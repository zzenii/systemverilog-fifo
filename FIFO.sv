==> flow/design.v <==
module FIFO #(
	  parameter ADDR_WIDTH = 4,
	  parameter DATA_WIDTH = 8
	  )(
		input logic clk, reset,
		input logic read, write,
		input logic [DATA_WIDTH-1:0] data_in,
		output logic empty, full,
		output logic [DATA_WIDTH-1:0] data_out
	   );
	logic [ADDR_WIDTH-1:0] r_addr, w_addr;
	logic wr_en;
	FIFO_Control #(ADDR_WIDTH) FC (.*);
	reg_file #(ADDR_WIDTH, DATA_WIDTH) memory (.*);
endmodule 
module FIFO_Control #(
		parameter depth = 4
		)(
		input logic clk, reset,
		input logic read, write,
		output logic wr_en,
		output logic empty, full,
		output logic [depth-1:0] r_addr, w_addr
		);
	logic [4:0] count, count_next;  
	logic [depth-1:0] rd_ptr, wr_ptr;  
	always_comb begin
		empty = (count == 0);
		full = (count == 2**depth);
	end
	assign wr_en = write & (~full | read);
	always_comb begin
		wr_ptr = w_addr; 
		rd_ptr = r_addr;
		count_next = count;
		case ({read, write})
			2'b11: 
			begin
				wr_ptr = (w_addr + 1) % (2**depth); 
				rd_ptr = (r_addr + 1) % (2**depth);
			end
			2'b10:
			begin
				if (~empty) begin 
					rd_ptr = (r_addr + 1) % (2**depth);
					count_next = count - 1;
				end
			end
			2'b01:
			begin
				if (~full) begin 
					wr_ptr = (w_addr + 1) % (2**depth); 
					count_next = count + 1;
				end
			end
			2'b00: ;  
		endcase
	end
	always_ff @(posedge clk) begin
		if (reset) begin
			count <= 0;
			r_addr <= 0;
			w_addr <= 0;
		end
		else begin
			r_addr <= rd_ptr;
			w_addr <= wr_ptr;
			count <= count_next;
		end
	end
endmodule 
module reg_file #(parameter ADDR_WIDTH=4, DATA_WIDTH=8) (r_addr, w_addr, data_in, wr_en, clk, data_out);
	input logic wr_en, clk;
	input logic [ADDR_WIDTH-1:0] r_addr, w_addr;
	input logic [DATA_WIDTH-1:0] data_in;
	output logic [DATA_WIDTH-1:0] data_out;
	logic [DATA_WIDTH-1:0] memory_array [0:2**ADDR_WIDTH-1];
	always_ff @(posedge clk) begin
		if (wr_en)
			memory_array[w_addr] <= data_in;
	end
	assign data_out = memory_array[r_addr];
endmodule
# == Tool chain data of FIFO ==
# What the tools print for FIFO, step after step.
# Line numbers count from 1 in the design file above.
# Operators: Yosys type, input widths -> output width; for muxes data width and select width s.
# Library cell names are shortened.
# The mark - stands for no value.
# design
top,FIFO
clock,clk
cell_library,sky130hd
pvt_corner,tt_025C_1v80

# == After elaboration ==
# Source: Yosys, flattened and elaborated, memories not mapped. Widths are those after wreduce. Print and check cells do not count. Equal cells are merged and count once.
# Memory sizes are those after Yosys's memory passes, which may raise the word count (mostly to a power of two), join words into wider ones and drop unused or constant bits.
# op_classes
add_sub_neg,4
equal,6
mux,12
n_logic,6
reduce_and_logical,8
# ops
operator,n
$mux 4,5
$pmux 4 s2,2
$pmux 5 s2,1
$mux 5,2
$add 4x1->4 const B,2
$mux 8,1
$reduce_or 2->1,3
$add 5x1->5 const B,1
$sub 5x1->5 const B,1
$eq 5x5->1 const B,1
$logic_not 5->1,1
$not 1->1,4
$eq 2x2->1 const B,2
$ne 2x2->1 const B,2
$reduce_and 2->1,2
$reduce_and 3->1,1
$eq 2x1->1 const B,1
$logic_not 2->1,1
$and 1x1->1,1
$or 1x1->1,1
$mux 1,1
# word_totals
register_bits,13
ramBits,128
clocked_rd_ports_x_width,8
memories,1
output_inout_bits,10
# memory_table
memory,words,word_bits,rd,wr,line_no,source
memory.memory_array,16,8,1,1,77,logic [DATA_WIDTH-1:0] memory_array [0:2**ADDR_WIDTH-1];

# == Longest topological paths ==
# Longest topological path by Yosys (ltp), each cell counted once; first at word level (registers and memories cut), then after technology mapping (sequential cells cut; the memories' decode and read muxes count).
# depth
word_depth,6
abc_area,1
mapped_depth,14

# == Synthesis result ==
# Yosys stat after the flow's synthesis: flattened, memories mapped to cells. It holds for the ABC_AREA given above (unset counts as 0); a run with the other value may have another netlist.
# Totals and module areas in this step are rounded.
# types
cell,n
edfxtp_1,128
dfxtp_1,17
inv_1,86
nand2_1,79
nand3_1,54
a21oi_1,48
o211ai_1,32
ha_1,13
o21ai_0,32
nor2_1,22
buf_2,16
nand4_1,8
nand4_4,2
xor2_1,4
buf_6,3
clkbuf_1,7
nor2_4,2
nand3_2,2
# Other cell types: 9; their cells: 11.
# synth_totals
cell_count,566
synth_area_um2,6340
sequential_area_um2,4180
ff_cells,145
buf_cells,27

# == Timing after synthesis ==
# OpenSTA on the mapped netlist: ideal clock, no wires. The path of least setup slack (recovery checks aside). Input and output delay are each 20% of the period. Register names are those of the netlist, which keeps one name where synthesis merged equal registers.
# synth_timing
path_type,input to register
from,input port read
to,register FC.count[4]
period_ps,3370
t_first_pin_ps,674
arrival_time_ps,1919
required_time_ps,3238
slack_ps,1319
path_delay_ps,1377
path_stages,10
path_buffers,0
synth_period_reached_ps,2051
# "path_delay_ps" = arrival - input delay + setup time.
# "path_stages" counts driving pins, that of a launching flip-flop among them; a cell with two outputs on the path counts twice.
# "synth_period_reached_ps" = period - worst setup slack (recovery checks aside). The figure is calculated, with input and output delays left at 20% of the set period.
# Between the ends stands the longest chain of elaborated cells between them, by number of cells; it is not shown to be the way that was timed. Of several equally long chains one is given.
# A line is the first line of the expression or statement that the cell stems from. Yosys adds cells for indexed reads and writes and turns some case tables into memories.
# synth_between
cell_sequence,inv_1 ha_1 inv_1 ha_1 a21oi_1 nand2_1 nand2_1 nand2_1 nand2_1 a21oi_1
elab_chain_cells,4
# synth_lines
item,line_no,source
start: declaration,6,"input logic read, write,"
$eq 2x2->1,36,"case ({read, write})"
$reduce_or 2->1,-,
$not 1->1,-,
$reduce_and 3->1,-,
end: assignment,61,count <= 0;
end: assignment,68,count <= count_next;
end: declaration,25,"logic [4:0] count, count_next;"

# == Timing after layout ==
# From the final timing report of stored run 1: the path of least setup slack in the routed layout; clock arrival at registers is part of the times.
# The report prints the path's times to 10 ps; the period is as set.
# layout_timing
path_type,register to output
from,register (name not given)
to,output port data_out[0]
period_ps,1900
out_delay_ps,380
t_first_pin_ps,410
arrival_time_ps,1750
required_time_ps,1520
slack_ps,-230
path_stages,9
path_buffers,3
# layout_between
cell_sequence,dfxtp_4 buf_4 buf_12 nand2_1 o211ai_1 nand3_1 nand3_2 nand2_2 buf_6
# layout_lines
item,line_no,source
end: declaration,9,output logic [DATA_WIDTH-1:0] data_out
# No chain of elaborated cells between the ends is given.

# Settings and measured results of 2 stored flow runs for module FIFO (sky130hd), not sorted in any way. The constraints put input and output delay at 20% of the set period each and load the outputs with 0.01 pF.
# "period_less_ws_ps" = clock period - worst setup slack. The figure is calculated, with input and output delays left at 20% of the set period.
# "worstPathTime_ps" is the time allowed to the run's worst setup path (the clock period less input and output delay, where it has them) less its slack. Clock arrival times count: a late capture clock shortens it, a late launch clock lengthens it.
# "power_uw" rests on the timing tool's default activity at the inputs, not on a simulated workload.
# "worstPathTime_ps" is known to 10 ps.
# Measured values are rounded.
# Among the settings, - means not set for that run.
stored run,period_ns,CORE_UTILIZATION,SETUP_SLACK_MARGIN,PLACE_DENSITY,CORE_ASPECT_RATIO,CELL_PAD_IN_SITES_GLOBAL_PLACEMENT,CELL_PAD_IN_SITES_DETAIL_PLACEMENT,TNS_END_PERCENT,ABC_AREA,CAP_MARGIN,CORE_MARGIN,SLEW_MARGIN,PLACE_DENSITY_LB_ADDON,GPL_TIMING_DRIVEN,GPL_ROUTABILITY_DRIVEN,CTS_CLUSTER_DIAMETER,period_less_ws_ps,design_die_area_um2,hold_ws_ps,power_uw,worst_setup_slack_ps,worstPathTime_ps,worstPathKind,synth_chip_area_um2,layout_utilization_frac,setup_tns_ps,cell_area_final_um2
stored run 1,1.9,34,0.18,0.8,0.57,3,1,20,1,20,2,20,-,-,-,-,2128,19800,515,8240,-228,1750,register to output,6340,0.449,-1550,8150
stored run 2,3.81,36,-0.38,-,0.64,2,1,-,-,0,2,35,0.1,0,0,251,3519,17400,508,4220,291,2760,register to output,5890,0.441,0,7060
